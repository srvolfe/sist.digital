==> flow/design.v <==
module g(
input [0:5] SW,
input [0:1] KEY,
input CLOCK_50,
output reg [0:6] HEX0,
output reg [0:6] HEX1,
output reg [0:6] HEX2,
output reg [0:6] HEX3
);
always @(posedge CLOCK_50) begin
if (      (SW[0] == 1) && (SW[1] == 0) && (SW[2] == 0) && (SW[3] == 0) && (SW[4] == 0) && (SW[5] == 0) && KEY[0]==0) begin
HEX0[0] <= 0;
HEX0[1] <= 0;
HEX0[2] <= 0;
HEX0[3] <= 1;
HEX0[4] <= 0;
HEX0[5] <= 0;
HEX0[6] <= 0;
end
else if ( (SW[0] == 1) && (SW[1] == 1) && (SW[2] == 0) && (SW[3] == 0) && (SW[4] == 0) && (SW[5] == 0)&& KEY[0]==0) begin
HEX0[0] <= 1;
HEX0[1] <= 1;
HEX0[2] <= 0;
HEX0[3] <= 0;
HEX0[4] <= 0;
HEX0[5] <= 0;
HEX0[6] <= 0;
end
else if ( (SW[0] == 1) && (SW[1] == 0) && (SW[2] == 0) && (SW[3] == 1) && (SW[4] == 0) && (SW[5] == 0)&& KEY[0]==0) begin
HEX0[0] <= 0;
HEX0[1] <= 1;
HEX0[2] <= 1;
HEX0[3] <= 0;
HEX0[4] <= 0;
HEX0[5] <= 0;
HEX0[6] <= 1;
end
else if ( (SW[0] == 1) && (SW[1] == 0) && (SW[2] == 0) && (SW[3] == 1) && (SW[4] == 1) && (SW[5] == 0)&& KEY[0]==0) begin
HEX0[0] <= 1;
HEX0[1] <= 0;
HEX0[2] <= 0;
HEX0[3] <= 0;
HEX0[4] <= 0;
HEX0[5] <= 1;
HEX0[6] <= 0;
end
else if ( (SW[0] == 1) && (SW[1] == 0) && (SW[2] == 0) && (SW[3] == 0) && (SW[4] == 1) && (SW[5] == 0)&& KEY[0]==0) begin
HEX0[0] <= 0;
HEX0[1] <= 1;
HEX0[2] <= 1;
HEX0[3] <= 0;
HEX0[4] <= 0;
HEX0[5] <= 0;
HEX0[6] <= 0;
end
else if ( (SW[0] == 1) && (SW[1] == 1) && (SW[2] == 0) && (SW[3] == 1) && (SW[4] == 0) && (SW[5] == 0)&& KEY[0]==0) begin
HEX0[0] <= 0;
HEX0[1] <= 1;
HEX0[2] <= 1;
HEX0[3] <= 1;
HEX0[4] <= 0;
HEX0[5] <= 0;
HEX0[6] <= 0;
end
else if ( (SW[0] == 1) && (SW[1] == 1) && (SW[2] == 0) && (SW[3] == 1) && (SW[4] == 1) && (SW[5] == 0)&& KEY[0]==0) begin
HEX0[0] <= 0;
HEX0[1] <= 1;
HEX0[2] <= 0;
HEX0[3] <= 0;
HEX0[4] <= 0;
HEX0[5] <= 0;
HEX0[6] <= 0;
end
else if ( (SW[0] == 1) && (SW[1] == 1) && (SW[2] == 0) && (SW[3] == 0) && (SW[4] == 1) && (SW[5] == 0)&& KEY[0]==0) begin
HEX0[0] <= 1;
HEX0[1] <= 0;
HEX0[2] <= 0;
HEX0[3] <= 1;
HEX0[4] <= 0;
HEX0[5] <= 0;
HEX0[6] <= 0;
end
else if ( (SW[0] == 0) && (SW[1] == 1) && (SW[2] == 0) && (SW[3] == 1) && (SW[4] == 0) && (SW[5] == 0)&& KEY[0]==0) begin
HEX0[0] <= 1;
HEX0[1] <= 0;
HEX0[2] <= 0;
HEX0[3] <= 1;
HEX0[4] <= 1;
HEX0[5] <= 1;
HEX0[6] <= 1;
end
else if ( (SW[0] == 0) && (SW[1] == 1) && (SW[2] == 0) && (SW[3] == 1) && (SW[4] == 1) && (SW[5] == 0)&& KEY[0]==0) begin
HEX0[0] <= 1;
HEX0[1] <= 0;
HEX0[2] <= 0;
HEX0[3] <= 0;
HEX0[4] <= 0;
HEX0[5] <= 1;
HEX0[6] <= 1;
end
else if ( (SW[0] == 1) && (SW[1] == 1) && (SW[2] == 1) && (SW[3] == 0) && (SW[4] == 0) && (SW[5] == 0)&& KEY[0]==0) begin
HEX0[0] <= 1;
HEX0[1] <= 1;
HEX0[2] <= 1;
HEX0[3] <= 0;
HEX0[4] <= 0;
HEX0[5] <= 0;
HEX0[6] <= 1;
end
else if ( (SW[0] == 1) && (SW[1] == 0) && (SW[2] == 1) && (SW[3] == 1) && (SW[4] == 0) && (SW[5] == 0)&& KEY[0]==0) begin
HEX0[0] <= 0;
HEX0[1] <= 1;
HEX0[2] <= 0;
HEX0[3] <= 1;
HEX0[4] <= 0;
HEX0[5] <= 1;
HEX0[6] <= 1;
end
else if (      (SW[0] == 1) && (SW[1] == 0) && (SW[2] == 1) && (SW[3] == 1) && (SW[4] == 1) && (SW[5] == 0) && KEY[0]==0) begin
HEX0[0] <= 1;
HEX0[1] <= 1;
HEX0[2] <= 0;
HEX0[3] <= 1;
HEX0[4] <= 0;
HEX0[3] <= 0;
HEX0[4] <= 0;
HEX0[5] <= 0;
HEX0[6] <= 1;
end
else if (      (SW[0] == 1) && (SW[1] == 1) && (SW[2] == 1) && (SW[3] == 1) && (SW[4] == 0) && (SW[5] == 0) && KEY[0]==0) begin
HEX0[0] <= 0;
HEX0[1] <= 0;
HEX0[2] <= 1;
HEX0[3] <= 1;
HEX0[4] <= 0;
HEX0[5] <= 0;
HEX0[6] <= 0;
end
else if (      (SW[0] == 1) && (SW[1] == 1) && (SW[2] == 1) && (SW[3] == 1) && (SW[4] == 1) && (SW[5] == 0) && KEY[0]==0) begin
HEX0[0] <= 0;
HEX0[1] <= 0;
HEX0[2] <= 0;
HEX0[3] <= 1;
HEX0[4] <= 1;
HEX0[5] <= 0;
HEX0[6] <= 0;
end
else if (      (SW[0] == 1) && (SW[1] == 1) && (SW[2] == 1) && (SW[3] == 0) && (SW[4] == 1) && (SW[5] == 0) && KEY[0]==0) begin
HEX0[0] <= 1;
HEX0[1] <= 1;
HEX0[2] <= 1;
HEX0[3] <= 1;
HEX0[4] <= 0;
HEX0[5] <= 1;
HEX0[6] <= 0;
end
else if (      (SW[0] == 0) && (SW[1] == 1) && (SW[2] == 1) && (SW[3] == 1) && (SW[4] == 0) && (SW[5] == 0) && KEY[0]==0) begin
HEX0[0] <= 0;
HEX0[1] <= 1;
HEX0[2] <= 0;
HEX0[3] <= 0;
HEX0[4] <= 1;
HEX0[5] <= 0;
HEX0[6] <= 0;
end
else if (      (SW[0] == 0) && (SW[1] == 1) && (SW[2] == 1) && (SW[3] == 1) && (SW[4] == 1) && (SW[5] == 0) && KEY[0]==0) begin
HEX0[0] <= 1;
HEX0[1] <= 1;
HEX0[2] <= 0;
HEX0[3] <= 0;
HEX0[4] <= 0;
HEX0[5] <= 0;
HEX0[6] <= 0;
end
else if (      (SW[0] == 1) && (SW[1] == 0) && (SW[2] == 1) && (SW[3] == 0) && (SW[4] == 0) && (SW[5] == 1) && KEY[0]==0) begin
HEX0[0] <= 1;
HEX0[1] <= 0;
HEX0[2] <= 0;
HEX0[3] <= 0;
HEX0[4] <= 0;
HEX0[5] <= 0;
HEX0[6] <= 1;
end
else if (      (SW[0] == 1) && (SW[1] == 1) && (SW[2] == 1) && (SW[3] == 0) && (SW[4] == 0) && (SW[5] == 1) && KEY[0]==0) begin
HEX0[0] <= 1;
HEX0[1] <= 1;
HEX0[2] <= 0;
HEX0[3] <= 0;
HEX0[4] <= 0;
HEX0[5] <= 1;
HEX0[6] <= 1;
end
else if (      (SW[0] == 0) && (SW[1] == 1) && (SW[2] == 1) && (SW[3] == 1) && (SW[4] == 1) && (SW[5] == 1) && KEY[0]==0) begin
HEX0[0] <= 1;
HEX0[1] <= 0;
HEX0[2] <= 1;
HEX0[3] <= 0;
HEX0[4] <= 1;
HEX0[5] <= 0;
HEX0[6] <= 1;
end
else if (      (SW[0] == 1) && (SW[1] == 0) && (SW[2] == 1) && (SW[3] == 1) && (SW[4] == 0) && (SW[5] == 1) && KEY[0]==0) begin
HEX0[0] <= 1;
HEX0[1] <= 0;
HEX0[2] <= 1;
HEX0[3] <= 1;
HEX0[4] <= 0;
HEX0[5] <= 0;
HEX0[6] <= 0;
end
else if (      (SW[0] == 1) && (SW[1] == 0) && (SW[2] == 1) && (SW[3] == 1) && (SW[4] == 1) && (SW[5] == 1) && KEY[0]==0) begin
HEX0[0] <= 1;
HEX0[1] <= 0;
HEX0[2] <= 0;
HEX0[3] <= 0;
HEX0[4] <= 1;
HEX0[5] <= 0;
HEX0[6] <= 0;
end
else if (      (SW[0] == 1) && (SW[1] == 0) && (SW[2] == 1) && (SW[3] == 0) && (SW[4] == 1) && (SW[5] == 1) && KEY[0]==0) begin
HEX0[0] <= 0;
HEX0[1] <= 0;
HEX0[2] <= 1;
HEX0[3] <= 0;
HEX0[4] <= 0;
HEX0[5] <= 1;
HEX0[6] <= 0;
end
else begin
HEX0[0] <= 1;
HEX0[1] <= 1;
HEX0[2] <= 1;
HEX0[3] <= 1;
HEX0[4] <= 1;
HEX0[5] <= 1;
HEX0[6] <= 1;
HEX1[0] <= 1;
HEX1[1] <= 1;
HEX1[2] <= 1;
HEX1[3] <= 1;
HEX1[4] <= 1;
HEX1[5] <= 1;
HEX1[6] <= 1;
HEX2[0] <= 1;
HEX2[1] <= 1;
HEX2[2] <= 1;
HEX2[3] <= 1;
HEX2[4] <= 1;
HEX2[5] <= 1;
HEX2[6] <= 1;
HEX3[0] <= 1;
HEX3[1] <= 1;
HEX3[2] <= 1;
HEX3[3] <= 1;
HEX3[4] <= 1;
HEX3[5] <= 1;
HEX3[6] <= 1;
end
end
endmodule
## Tool chain data of g

What the tools print for g, step after step.
Line numbers count from 1 in the design file above.
Operators carry their Yosys type and port widths (W data, S select, Z words).
Library cell names are shortened.
A cell with n/a has no value.

| design | value |
|---|---|
| top | g |
| clock port | CLOCK_50 |
| library | sky130hd |
| library corner | tt_025C_1v80 |

## Elaborated design

Yosys after proc, flatten, opt, wreduce and memory -nomap, before mapping. Enables and synchronous resets that opt folds into registers are not counted as muxes. Memory bits, and registers merged into a memory's read port (data or address), are not among the register bits. Print and check cells are not counted. Equal cells are merged and count once.

| storage and ports | value |
|---|---|
| clocked read ports x word width | 0 |
| input bits | 9 |
| output and inout port bits | 28 |
| bits in latches | 0 |
| register bits after elaboration | 7 |
| word-level cells | 243 |
| bits in writable memories | 0 |
| bits in read-only memories | 0 |
| memory cells | 0 |

| operators by class | value |
|---|---|
| equality and inequality tests | 0 |
| bitwise operators | 7 |
| $add $sub $neg | 0 |
| reduce/logical cells | 90 |
| shift-type cells | 0 |
| multipliers | 0 |
| div/mod/pow operators | 0 |
| order comparisons | 0 |
| muxes and demuxes | 139 |

Operators by type and width:

| operator | number |
|---|---|
| $mux W1 | 139 |
| $logic_and A1 B1 Y1 | 87 |
| $reduce_or A8 Y1 | 1 |
| $not A1 Y1 | 7 |
| $reduce_or A3 Y1 | 1 |
| $reduce_or A2 Y1 | 1 |

## Depth

Yosys ltp: most cells in a row. Word level: on the elaborated netlist, between registers, memories and ports. Mapped: between sequential cells and ports; inverters and the memories' decode and read muxes count.

| depth | value |
|---|---|
| word-level depth | 30 |
| ABC_AREA | 0 |
| gate-level depth with buffers | 6 |
| gate-level depth less buffers | 5 |

## Mapped cells and area

Yosys stat after the flow's synthesis: flattened, memories mapped to cells. It holds for the ABC_AREA given above (unset counts as 0); a run with the other value may have another netlist.

Cell types:

| type | number | total area (um^2) |
|---|---|---|
| buf_4 | 22 | 165.158 |
| dfxtp_1 | 7 | 140.134 |
| nor2_1 | 15 | 56.304 |
| clkbuf_8 | 4 | 55.053 |
| nand2_1 | 12 | 45.043 |
| o21ai_0 | 8 | 40.038 |
| a21oi_1 | 6 | 30.029 |
| mux2i_1 | 3 | 30.029 |
| buf_6 | 2 | 22.522 |
| and2b_2 | 2 | 17.517 |
| o22a_1 | 2 | 17.517 |
| or2b_2 | 2 | 17.517 |
| a22oi_1 | 2 | 15.014 |
| nand3b_1 | 2 | 15.014 |
| and3_1 | 2 | 12.512 |
| nor2b_1 | 2 | 12.512 |
| nor4_1 | 2 | 12.512 |
| o211ai_2 | 1 | 12.512 |

Other cell types: 25; their cells: 28.

| mapped netlist | value |
|---|---|
| buffer cells | 30 |
| mapped cells | 124 |
| sequential area | 140.1 um^2 |
| flip-flops | 7 |
| cell area after synthesis | 913.4 um^2 |

## Timing after synthesis

OpenSTA on the mapped netlist: ideal clock, no wires. The path of least setup slack (recovery checks aside). Input and output delay are each 20% of the period. Register names are those of the netlist, which keeps one name where synthesis merged equal registers.

| timing path after synthesis | value |
|---|---|
| path kind | input port to flip-flop |
| start point | input SW[4] |
| end point | register HEX0[3] |
| period | 2040 ps |
| stages | 6 |
| data required time | 1919 ps |
| arrival time | 1394 ps |
| external input delay | 408 ps |
| path delay | 1107 ps |
| library setup time | 121 ps |
| setup slack | 525 ps |
| path buffers | 1 |
| time at the first pin | 408 ps |
| period reached after synthesis | 1515 ps |

"path delay" is the arrival time less input delay plus setup time.
"stages": output pins that drive a net of the path, with the launching flip-flop's if there is one; two outputs of one cell count as two.
"period reached after synthesis" = period - worst setup slack (recovery checks aside). The figure is calculated, with input and output delays left at 20% of the set period.
The rows between start and end are the longest chain of elaborated cells between them; the timing report does not say that the signal goes this way. Where chains are equally long, one stands for them.
Each line given opens the expression or statement behind the cell; cells for indexed reads and writes are added by Yosys, which also makes memories of some case tables.
A register here has more assigning lines than the two given.

| on the way, after synthesis | value |
|---|---|
| cells stage by stage | buf_6 > nand2b_1 > or4_4 > o211ai_2 > a311o_1 > o41ai_1 |
| length of the longest elaborated chain | 26 |
| elaborated cells on any way between the ends | 92 |
| those cells by class | mux (23); logic (1); reduce/logical (68) |

RTL lines, path after synthesis:

| element | RTL line | source |
|---|---|---|
| start, declared | 2 | `input [0:5] SW,` |
| $logic_and A1 B1 Y1 (3 in a row) | 220 | `else if (      (SW[0] == 1) && (SW[1] == 0) && (SW[2] == 1) && (SW[3] == 0) && (SW[4] == 1) && (SW[5] == 1) && ...` |
| $mux W1 | 220 |  |
| $mux W1 | 211 | `else if (      (SW[0] == 1) && (SW[1] == 0) && (SW[2] == 1) && (SW[3] == 1) && (SW[4] == 1) && (SW[5] == 1) && ...` |
| $mux W1 | 202 | `else if (      (SW[0] == 1) && (SW[1] == 0) && (SW[2] == 1) && (SW[3] == 1) && (SW[4] == 0) && (SW[5] == 1) && ...` |
| $mux W1 | 193 | `else if (      (SW[0] == 0) && (SW[1] == 1) && (SW[2] == 1) && (SW[3] == 1) && (SW[4] == 1) && (SW[5] == 1) && ...` |
| $mux W1 | 184 | `else if (      (SW[0] == 1) && (SW[1] == 1) && (SW[2] == 1) && (SW[3] == 0) && (SW[4] == 0) && (SW[5] == 1) && ...` |
| $mux W1 | 175 | `else if (      (SW[0] == 1) && (SW[1] == 0) && (SW[2] == 1) && (SW[3] == 0) && (SW[4] == 0) && (SW[5] == 1) && ...` |
| [10 not listed] | n/a |  |
| $mux W1 | 74 | `else if ( (SW[0] == 1) && (SW[1] == 1) && (SW[2] == 0) && (SW[3] == 0) && (SW[4] == 1) && (SW[5] == 0)&& KEY[0 ...` |
| $mux W1 | 65 | `else if ( (SW[0] == 1) && (SW[1] == 1) && (SW[2] == 0) && (SW[3] == 1) && (SW[4] == 1) && (SW[5] == 0)&& KEY[0 ...` |
| $mux W1 | 56 | `else if ( (SW[0] == 1) && (SW[1] == 1) && (SW[2] == 0) && (SW[3] == 1) && (SW[4] == 0) && (SW[5] == 0)&& KEY[0 ...` |
| $mux W1 | 47 | `else if ( (SW[0] == 1) && (SW[1] == 0) && (SW[2] == 0) && (SW[3] == 0) && (SW[4] == 1) && (SW[5] == 0)&& KEY[0 ...` |
| $mux W1 | 38 | `else if ( (SW[0] == 1) && (SW[1] == 0) && (SW[2] == 0) && (SW[3] == 1) && (SW[4] == 1) && (SW[5] == 0)&& KEY[0 ...` |
| $mux W1 | 29 | `else if ( (SW[0] == 1) && (SW[1] == 0) && (SW[2] == 0) && (SW[3] == 1) && (SW[4] == 0) && (SW[5] == 0)&& KEY[0 ...` |
| $mux W1 | 20 | `else if ( (SW[0] == 1) && (SW[1] == 1) && (SW[2] == 0) && (SW[3] == 0) && (SW[4] == 0) && (SW[5] == 0)&& KEY[0 ...` |
| end, assigned | 15 | `HEX0[3] <= 1;` |
| end, assigned | 24 | `HEX0[3] <= 0;` |
| end, declared | 5 | `output reg [0:6] HEX0,` |

## Timing after layout

From the final timing report of entry A: the path of least setup slack in the routed layout; clock arrival at registers is part of the times.
The path's times are printed in steps of 10 ps; the period is the one set.

| timing path post-layout | value |
|---|---|
| path kind | input port to flip-flop |
| start point | input SW[4] |
| end point | register HEX0[3] |
| external input delay | 290 ps |
| period | 1430 ps |
| arrival time | 1570 ps |
| data required time | 1570 ps |
| path buffers | 1 |
| time at the first pin | 290 ps |
| stages | 6 |
| library setup time | 110 ps |
| setup slack | -10 ps |

The rows between start and end are the longest chain of elaborated cells between them; the timing report does not say that the signal goes this way. Where chains are equally long, one stands for them.
A register here has more assigning lines than the two given.

| on the way, post-layout | value |
|---|---|
| cells stage by stage | clkdlybuf4s15_2 > nand2b_4 > or4_4 > o211ai_2 > a311o_1 > o41ai_2 |
| length of the longest elaborated chain | 26 |
| elaborated cells on any way between the ends | 92 |
| those cells by class | mux (23); logic (1); reduce/logical (68) |

RTL lines, path post-layout:

| element | RTL line | source |
|---|---|---|
| start, declared | 2 | `input [0:5] SW,` |
| $logic_and A1 B1 Y1 (3 in a row) | 220 | `else if (      (SW[0] == 1) && (SW[1] == 0) && (SW[2] == 1) && (SW[3] == 0) && (SW[4] == 1) && (SW[5] == 1) && ...` |
| $mux W1 | 220 |  |
| $mux W1 | 211 | `else if (      (SW[0] == 1) && (SW[1] == 0) && (SW[2] == 1) && (SW[3] == 1) && (SW[4] == 1) && (SW[5] == 1) && ...` |
| $mux W1 | 202 | `else if (      (SW[0] == 1) && (SW[1] == 0) && (SW[2] == 1) && (SW[3] == 1) && (SW[4] == 0) && (SW[5] == 1) && ...` |
| $mux W1 | 193 | `else if (      (SW[0] == 0) && (SW[1] == 1) && (SW[2] == 1) && (SW[3] == 1) && (SW[4] == 1) && (SW[5] == 1) && ...` |
| $mux W1 | 184 | `else if (      (SW[0] == 1) && (SW[1] == 1) && (SW[2] == 1) && (SW[3] == 0) && (SW[4] == 0) && (SW[5] == 1) && ...` |
| $mux W1 | 175 | `else if (      (SW[0] == 1) && (SW[1] == 0) && (SW[2] == 1) && (SW[3] == 0) && (SW[4] == 0) && (SW[5] == 1) && ...` |
| [10 not listed] | n/a |  |
| $mux W1 | 74 | `else if ( (SW[0] == 1) && (SW[1] == 1) && (SW[2] == 0) && (SW[3] == 0) && (SW[4] == 1) && (SW[5] == 0)&& KEY[0 ...` |
| $mux W1 | 65 | `else if ( (SW[0] == 1) && (SW[1] == 1) && (SW[2] == 0) && (SW[3] == 1) && (SW[4] == 1) && (SW[5] == 0)&& KEY[0 ...` |
| $mux W1 | 56 | `else if ( (SW[0] == 1) && (SW[1] == 1) && (SW[2] == 0) && (SW[3] == 1) && (SW[4] == 0) && (SW[5] == 0)&& KEY[0 ...` |
| $mux W1 | 47 | `else if ( (SW[0] == 1) && (SW[1] == 0) && (SW[2] == 0) && (SW[3] == 0) && (SW[4] == 1) && (SW[5] == 0)&& KEY[0 ...` |
| $mux W1 | 38 | `else if ( (SW[0] == 1) && (SW[1] == 0) && (SW[2] == 0) && (SW[3] == 1) && (SW[4] == 1) && (SW[5] == 0)&& KEY[0 ...` |
| $mux W1 | 29 | `else if ( (SW[0] == 1) && (SW[1] == 0) && (SW[2] == 0) && (SW[3] == 1) && (SW[4] == 0) && (SW[5] == 0)&& KEY[0 ...` |
| $mux W1 | 20 | `else if ( (SW[0] == 1) && (SW[1] == 1) && (SW[2] == 0) && (SW[3] == 0) && (SW[4] == 0) && (SW[5] == 0)&& KEY[0 ...` |
| end, assigned | 15 | `HEX0[3] <= 1;` |
| end, assigned | 24 | `HEX0[3] <= 0;` |
| end, declared | 5 | `output reg [0:6] HEX0,` |

Ticket comment

Measured data: module g, platform sky130hd, 2 stored runs of the flow under differing settings, order arbitrary. Input and output delays are each 20% of the period that was set; the output load is 0.01 pF.
"reached clock period" means the clock period less the worst setup slack. The figure is calculated, with input and output delays left at 20% of the set period.
"time of the worst setup path" is the time allowed to the run's worst setup path (the clock period less input and output delay, where it has them) less its slack. Clock arrival times count: a late capture clock shortens it, a late launch clock lengthens it.
By "power consumption" is meant OpenSTA's value without simulated activity: inputs other than the clock are taken to toggle once in ten clock periods, and the tool carries that through the logic.
"time of the worst setup path" is given in steps of 10 ps.

#### Entry A

| setting | value |
|---|---|
| period_ns | `1.43` |
| CORE_UTILIZATION | `37` |
| SETUP_SLACK_MARGIN | `-0.07` |
| PLACE_DENSITY_LB_ADDON | `0.16` |
| CORE_ASPECT_RATIO | `1.41` |
| CELL_PAD_IN_SITES_DETAIL_PLACEMENT | `1` |
| GPL_ROUTABILITY_DRIVEN | `0` |
| CTS_CLUSTER_SIZE | `61` |
| CAP_MARGIN | `25` |
| SLEW_MARGIN | `10` |
| MIN_ROUTING_LAYER | `met2` |
| CORE_MARGIN | `2` |

| result | value |
|---|---|
| post-synthesis cell area | 913.4 um^2 |
| die footprint | 2887.7 um^2 |
| standard-cell area after layout | 1216.2 um^2 |
| utilization after routing | 51.4 % |
| worst setup slack after layout | -5 ps |
| total negative setup slack | -5 ps |
| worst hold slack after layout | 553 ps |
| power consumption | 0.7055 mW |
| reached clock period | 1435 ps |
| time of the worst setup path | 1150 ps |
| critical path type | input port to flip-flop |

#### Entry B

| setting | value |
|---|---|
| period_ns | `1.48` |
| CORE_UTILIZATION | `68` |
| PLACE_DENSITY_LB_ADDON | `0.19` |
| CORE_ASPECT_RATIO | `1.96` |
| CELL_PAD_IN_SITES_GLOBAL_PLACEMENT | `3` |
| TNS_END_PERCENT | `40` |
| GPL_ROUTABILITY_DRIVEN | `0` |
| CTS_CLUSTER_DIAMETER | `370` |
| SLEW_MARGIN | `30` |
| MIN_ROUTING_LAYER | `met1` |
| MAX_ROUTING_LAYER | `met5` |
| CAP_MARGIN | `20` |
| CORE_MARGIN | `2` |

Did not finish, floorplanning stopped with PDN-0185.
